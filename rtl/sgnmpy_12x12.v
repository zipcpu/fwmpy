==> flow/design.v <==
module	bimpy(i_clk, i_reset, i_ce, i_a, i_b, o_r);
	parameter	BW=18, LUTB=2;
	input				i_clk, i_reset, i_ce;
	input		[(LUTB-1):0]	i_a;
	input		[(BW-1):0]	i_b;
	output	reg	[(BW+LUTB-1):0]	o_r;
	wire	[(BW+LUTB-2):0]	w_r;
	wire	[(BW+LUTB-3):1]	c;
	assign	w_r =  { ((i_a[1])?i_b:{(BW){1'b0}}), 1'b0 }
				^ { 1'b0, ((i_a[0])?i_b:{(BW){1'b0}}) };
	assign	c = { ((i_a[1])?i_b[(BW-2):0]:{(BW-1){1'b0}}) }
			& ((i_a[0])?i_b[(BW-1):1]:{(BW-1){1'b0}});
	initial	o_r = 0;
	always @(posedge i_clk)
		if (i_reset)
			o_r <= 0;
		else if (i_ce)
			o_r <= w_r + { c, 2'b0 };
endmodule
module sgnmpy_12x12(i_clk, i_reset, i_ce, i_a, i_b, i_aux, o_p, o_aux);
	parameter	NA=12, NB=12, DLY=5;
	input					i_clk, i_reset, i_ce;
	input		signed	[(NA-1):0]	i_a;
	input		signed	[(NB-1):0]	i_b;
	input					i_aux;
	output	reg	signed	[(NA+NB-1):0]	o_p;
	output	reg				o_aux;
	localparam NS = (NA < NB) ? NA : NB;
	localparam NL = (NA < NB) ? NB : NA;
	wire	[(NS-1):0]	i_s;	 
	wire	[(NL-1):0]	i_l;	 
	generate if (NA < NB)
	begin : BITADJ
		assign	i_s = i_a;
		assign	i_l = i_b;
	end else begin
		assign	i_s = i_b;
		assign	i_l = i_a;
	end endgenerate
	reg		[(NS-1):0]	u_s;
	reg		[(NL-1):0]	u_l;
	reg		[(DLY-1):0]	u_sgn;
	reg				u_aux;
	initial	u_aux = 1'b0;
	always @(posedge i_clk)
	if(i_reset)
			u_aux <= 1'b0;
		else if (i_ce)
			u_aux <= i_aux;
	initial	u_s = 0;
	initial	u_l = 0;
	always @(posedge i_clk)
	if(i_reset)
	begin
		u_s <= 0;
		u_l <= 0;
	end else if (i_ce)
	begin
		u_s <= (i_s[NS-1])?(-i_s):i_s;
		u_l <= (i_l[NL-1])?(-i_l):i_l;
	end
	initial	u_sgn = 0;
	always @(posedge i_clk)
	if(i_reset)
		u_sgn <= 0;
	else if (i_ce)
		u_sgn <= { u_sgn[(DLY-2):0], ((i_s[NS-1])^(i_l[NL-1])) };
	wire	[(NA+NB-1):0]	u_r;
	wire			w_aux;
	umpy_12x12	umpy(i_clk, i_reset, i_ce, u_s, u_l, u_aux, u_r, w_aux);
	initial	o_p = 0;
	always @(posedge i_clk)
	if(i_reset)
		o_p <= 0;
	else if (i_ce)
		o_p <= (u_sgn[DLY-1])?(-u_r):u_r;
	initial	o_aux = 1'b0;
	always @(posedge i_clk)
	if(i_reset)
		o_aux <= 1'b0;
	else if (i_ce)
		o_aux <= w_aux;
endmodule
module umpy_12x12(i_clk, i_reset, i_ce, i_a, i_b, i_aux, o_p, o_aux);
	parameter	NA=12, NB=12;
	input					i_clk, i_reset, i_ce;
	input		signed	[(NA-1):0]	i_a;
	input		signed	[(NB-1):0]	i_b;
	input					i_aux;
	output	reg	signed	[(NA+NB-1):0]	o_p;
	output	reg				o_aux;
	localparam NS = (NA < NB) ? NA : NB;
	localparam NL = (NA < NB) ? NB : NA;
	wire	[(NS-1):0]	i_s;	 
	wire	[(NL-1):0]	i_l;	 
	generate if (NA < NB)
	begin : BITADJ
		assign	i_s = i_a;
		assign	i_l = i_b;
	end else begin
		assign	i_s = i_b;
		assign	i_l = i_a;
	end endgenerate
	reg	A_0;
	wire	[13:0]	S_0_00;
	bimpy #(NB) initialmpy_0_0(i_clk, i_reset, i_ce, i_s[1:0], i_l, S_0_00);
	wire	[13:0]	S_0_01;
	bimpy #(NB) initialmpy_1_0(i_clk, i_reset, i_ce, i_s[3:2], i_l, S_0_01);
	wire	[13:0]	S_0_02;
	bimpy #(NB) initialmpy_2_0(i_clk, i_reset, i_ce, i_s[5:4], i_l, S_0_02);
	wire	[13:0]	S_0_03;
	bimpy #(NB) initialmpy_3_0(i_clk, i_reset, i_ce, i_s[7:6], i_l, S_0_03);
	wire	[13:0]	S_0_04;
	bimpy #(NB) initialmpy_4_0(i_clk, i_reset, i_ce, i_s[9:8], i_l, S_0_04);
	wire	[13:0]	S_0_05;
	bimpy #(NB) initialmpy_5_0(i_clk, i_reset, i_ce, i_s[11:10], i_l, S_0_05);
	initial	A_0 = 0;
	always @(posedge i_clk)
	if(i_reset)
		A_0 <= 1'b0;
	else if (i_ce)
		A_0 <= i_aux;
	reg	[(17-1):0]	S_1_00;  
	reg	[(17-1):0]	S_1_01;  
	reg	[(17-1):0]	S_1_02;  
	reg	A_1;
	initial	S_1_00 = 0;
	initial	S_1_01 = 0;
	initial	S_1_02 = 0;
	always @(posedge i_clk)
	if(i_reset)
	begin
		S_1_00 <= 0;
		S_1_01 <= 0;
		S_1_02 <= 0;
	end else if (i_ce)
	begin
		S_1_00 <= { 2'b0, S_0_00 } + { S_0_01, 2'b0 };
		S_1_01 <= { 2'b0, S_0_02 } + { S_0_03, 2'b0 };
		S_1_02 <= { 2'b0, S_0_04 } + { S_0_05, 2'b0 };
	end
	initial	A_1 = 0;
	always @(posedge i_clk)
	if(i_reset)
		A_1 <= 1'b0;
	else if (i_ce)
		A_1 <= A_0;
	reg	[(22-1):0]	S_2_00;  
	reg	[(22-1):0]	S_2_01;  
	reg	A_2;
	initial	S_2_00 = 0;
	initial	S_2_01 = 0;
	always @(posedge i_clk)
	if(i_reset)
	begin
		S_2_00 <= 0;
		S_2_01 <= 0;
	end else if (i_ce)
	begin
		S_2_00 <= { 4'b0, S_1_00 } + { S_1_01, 4'b0 };
		S_2_01 <= { 5'b0, S_1_02 };
	end
	initial	A_2 = 0;
	always @(posedge i_clk)
	if(i_reset)
		A_2 <= 1'b0;
	else if (i_ce)
		A_2 <= A_1;
	reg	[(24-1):0]	S_3_00;  
	reg	A_3;
	initial	S_3_00 = 0;
	always @(posedge i_clk)
	if(i_reset)
	begin
		S_3_00 <= 0;
	end else if (i_ce)
	begin
		S_3_00 <= { 2'b0, S_2_00 } + { S_2_01 
[15:0], 8'b0 };
	end
	initial	A_3 = 0;
	always @(posedge i_clk)
	if(i_reset)
		A_3 <= 1'b0;
	else if (i_ce)
		A_3 <= A_2;
	assign	o_p = S_3_00[(NA+NB-1):0];
	assign	o_aux = A_3;
	wire	[6-1:0]	unused;
	assign	unused = { S_2_01[21:16] };
endmodule
* Tool chain data of sgnmpy_12x12
The steps from the RTL of sgnmpy_12x12 to its reports follow in flow order.
Line numbers count from 1 in the design file above.
Operators: Yosys type, input widths -> output width; for muxes data width and select width s.
Library cell names are shortened.
Not given: n/a
- Top module :: sgnmpy_12x12
- Clock port :: i_clk
- Cell library :: sky130hd
- Timing corner :: tt_025C_1v80

* After elaboration
Yosys after proc, flatten, opt, wreduce and memory -nomap, before mapping. Enables and synchronous resets that opt folds into registers are not counted as muxes. Memory bits, and registers merged into a memory's read port (data or address), are not among the register bits. Print and check cells are not counted. Equal cells are merged and count once.
- Equality and inequality tests :: 0
- Add/subtract/negate cells :: 14
- $mul :: 0
- Divide/modulo/power cells :: 0
- Reductions and logical operators :: 0
- Shifts and indexed selects :: 0
- Order comparisons :: 0
- Bitwise logic cells :: 13
- Mux-type cells :: 27
** Operator list (number)
- $mux 12 :: 14
- $mux 11 :: 12
- $add 13x13->14 :: 6
- $xor 13x12->13 :: 6
- $and 11x11->11 :: 6
- $add 14x16->17 :: 2
- $neg 12->12 :: 2
- $add 22x24->24 :: 1
- $neg 24->24 :: 1
- $mux 24 :: 1
- $add 17x21->22 :: 1
- $add 14x16->16 :: 1
- $xor 1x1->1 :: 1
- RAM bits :: 0
- Memories kept :: 0
- Word width x clocked read ports :: 0
- Bits in read-only memories :: 0
- Register bits :: 255
- Bits of input ports :: 28
- Latch bits :: 0
- Word-level cells :: 76
- Output and inout port bits :: 25

* Logic depth
Longest topological path by Yosys (ltp), each cell counted once; first at word level (registers and memories cut), then after technology mapping (sequential cells cut; the memories' decode and read muxes count).
- Word-level depth :: 3
- ABC_AREA :: 0
- Depth in mapped cells :: 13
- Mapped depth without buffers :: 12

* Netlist
The flow's flattened synthesis, as Yosys stat reports it; memories are mapped. The netlist is that of the ABC_AREA named above (0 if unset); the other value can give another one.
Totals and module areas in this step are rounded.
** Cell types
- dfxtp_1 :: number 255, area in all 5.1E+03 µm²
- ha_1 :: number 198, area in all 2.48E+03 µm²
- mux2i_1 :: number 100, area in all 1000.96 µm²
- nor2_1 :: number 244, area in all 915.878 µm²
- and2_1 :: number 139, area in all 869.584 µm²
- xor2_1 :: number 80, area in all 700.672 µm²
- o21ai_0 :: number 118, area in all 590.566 µm²
- nand2_1 :: number 135, area in all 506.736 µm²
- a211oi_1 :: number 66, area in all 495.475 µm²
- a21oi_1 :: number 99, area in all 495.475 µm²
- xnor2_1 :: number 50, area in all 437.92 µm²
- clkbuf_1 :: number 79, area in all 296.534 µm²
- a21o_1 :: number 32, area in all 240.23 µm²
- fa_1 :: number 11, area in all 220.211 µm²
- nor3_1 :: number 41, area in all 205.197 µm²
- inv_1 :: number 50, area in all 187.68 µm²
- o21bai_1 :: number 18, area in all 135.13 µm²
- nand3_1 :: number 25, area in all 125.12 µm²
Other cell types: 47; their cells: 209.
- Mapped flip-flops :: 255
- Cells in the netlist :: 1949
- Buffer cells :: 99
- Cell area after synthesis :: 16000 µm²
The figures by module come from a second, unflattened synthesis with its own total; it is not the netlist above.
- Cell total of the unflattened synthesis :: 2036
- Area total of the unflattened synthesis :: 18000 µm²
Each row is one instance without its submodules.
** By module
- bimpy (BW=12) :: instances 6, cells 145, area 1300 µm², seq. area 280 µm²
- umpy_12x12 :: instances 1, cells 807, area 6900 µm², seq. area 2300 µm²
- sgnmpy_12x12 :: instances 1, cells 359, area 3000 µm², seq. area 1100 µm²

* Path before layout
OpenSTA on the mapped netlist: ideal clock, no wires. The path of least setup slack (recovery checks aside). Input and output delay are each 20% of the period. Register names are those of the netlist, which keeps one name where synthesis merged equal registers.
- Path kind :: reg-to-reg
- From :: register u_s[1]
- To :: register umpy.initialmpy_1_0.o_r[12]
- Period :: 2760 ps
- Buffers on the path :: 1
- Delay of the path :: 2757 ps
- Driving pins on the path :: 13
- Setup slack :: 3 ps
- Library setup time :: 128 ps
- Arrival :: 2629 ps
- Synthesis period reached :: 2757 ps
"delay of the path" = arrival - input delay + setup time.
"driving pins on the path" counts driving pins, that of a launching flip-flop among them; a cell with two outputs on the path counts twice.
"synthesis period reached" is the clock period less the worst setup slack; recovery checks do not enter. This is arithmetic on one report: input and output delays are still those of the set period (20% each).
The rows between start and end are the longest chain of elaborated cells between them; the timing report does not say that the signal goes this way. Where chains are equally long, one stands for them.
A line is the first line of the expression or statement that the cell stems from. Yosys adds cells for indexed reads and writes and turns some case tables into memories.
- Path through :: dfxtp_1 -> clkbuf_1 -> and2_1 -> ha_1 -> ha_1 -> fa_1 -> a21o_1 -> a21oi_1 -> o21ai_0 -> o2111a_1 -> a311oi_1 -> xor2_1 -> o21ai_0
- Cells in the longest elaborated chain :: 3
** Ends and longest elaborated chain, post-synthesis
- start: declaration :: line 40 : reg [(NS-1):0] u_s;
- start: assignment :: line 55 : u_s <= 0;
- start: assignment :: line 59 : u_s <= (i_s[NS-1])?(-i_s):i_s;
- $mux 12 :: line 10 : ^ { 1'b0, ((i_a[0])?i_b:{(BW){1'b0}}) };
- $xor 13x12->13 :: line 9 : assign w_r = { ((i_a[1])?i_b:{(BW){1'b0}}), 1'b0 }
- $add 13x13->14 :: line 18 : o_r <= w_r + { c, 2'b0 };
- end: assignment :: line 16 : o_r <= 0;
- end: assignment :: line 18
- end: declaration :: line 6 : output reg [(BW+LUTB-1):0] o_r;

* Worst path after layout
Path of least setup slack in the final report of flow run 1 (OpenROAD, finished layout, wires in). Where an end is a register, its clock arrival counts in the times.
The path's times are printed in steps of 10 ps; the period is the one set.
- Path kind :: reg-to-reg
- From :: register u_l[0]
- To :: register umpy.initialmpy_0_0.o_r[13]
- Arrival :: 3480 ps
- Driving pins on the path :: 11
- Buffers on the path :: 0
- Period :: 4330 ps
- Library setup time :: 150 ps
- Setup slack :: 1250 ps
The rows between start and end are the longest chain of elaborated cells between them; the timing report does not say that the signal goes this way. Where chains are equally long, one stands for them.
- Path through :: dfxtp_1 -> and2_1 -> ha_1 -> ha_1 -> a21o_1 -> a21o_1 -> a211oi_1 -> o21ai_0 -> a31oi_1 -> o211a_1 -> nor3_1
- Cells in the longest elaborated chain :: 3
** Ends and longest elaborated chain, after layout
- start: declaration :: line 41 : reg [(NL-1):0] u_l;
- start: assignment :: line 56 : u_l <= 0;
- start: assignment :: line 60 : u_l <= (i_l[NL-1])?(-i_l):i_l;
- $mux 12 :: line 10 : ^ { 1'b0, ((i_a[0])?i_b:{(BW){1'b0}}) };
- $xor 13x12->13 :: line 9 : assign w_r = { ((i_a[1])?i_b:{(BW){1'b0}}), 1'b0 }
- $add 13x13->14 :: line 18 : o_r <= w_r + { c, 2'b0 };
- end: assignment :: line 16 : o_r <= 0;
- end: assignment :: line 18
- end: declaration :: line 6 : output reg [(BW+LUTB-1):0] o_r;

Add stored flow runs of sgnmpy_12x12

Measured data: module sgnmpy_12x12, platform sky130hd, 2 stored runs of the flow under differing settings, order arbitrary. Input and output delays are each 20% of the period that was set; the output load is 0.01 pF.
"period reached" = clock period - worst setup slack. The figure is calculated, with input and output delays left at 20% of the set period.
"time of the worst setup path" is the time allowed to the run's worst setup path (the clock period less input and output delay, where it has them) less its slack. Clock arrival times count: a late capture clock shortens it, a late launch clock lengthens it.
By "total power after layout" is meant OpenSTA's value without simulated activity: inputs other than the clock are taken to toggle once in ten clock periods, and the tool carries that through the logic.
"time of the worst setup path" is known to 10 ps.
Results are given in rounded form.

** Flow run 1
- Settings :: period_ns=4.33; CORE_UTILIZATION=69; SETUP_SLACK_MARGIN=1.07; PLACE_DENSITY_LB_ADDON=0.28; CORE_ASPECT_RATIO=0.53; CORE_MARGIN=5; CELL_PAD_IN_SITES_DETAIL_PLACEMENT=0; CAP_MARGIN=20; SLEW_MARGIN=20
- Final design utilization :: 76%
- Time of the worst setup path :: 3,080 ps
- Class of the worst setup path :: reg-to-reg
- Total power after layout :: 5.5 mW
- Final worst hold slack :: 450 ps
- Setup total negative slack :: 0 ps
- Period reached :: 3,083 ps
- Standard-cell area after layout :: 18,000 µm²
- Chip area in the Yosys report :: 16,000 µm²
- Die area :: 27,000 µm²
- Setup slack of the worst path :: 1,200 ps

** Flow run 2
- Settings :: period_ns=2.92; CORE_UTILIZATION=63; SETUP_SLACK_MARGIN=0.5; PLACE_DENSITY_LB_ADDON=0.1; GPL_TIMING_DRIVEN=0; CTS_CLUSTER_DIAMETER=234; SLEW_MARGIN=5; CAP_MARGIN=20; CORE_MARGIN=2
- Final design utilization :: 78%
- Time of the worst setup path :: 2,920 ps
- Class of the worst setup path :: reg-to-reg
- Total power after layout :: 8.5 mW
- Final worst hold slack :: 450 ps
- Setup total negative slack :: 0 ps
- Period reached :: 2,917 ps
- Standard-cell area after layout :: 20,000 µm²
- Chip area in the Yosys report :: 16,000 µm²
- Die area :: 27,000 µm²
- Setup slack of the worst path :: 3 ps
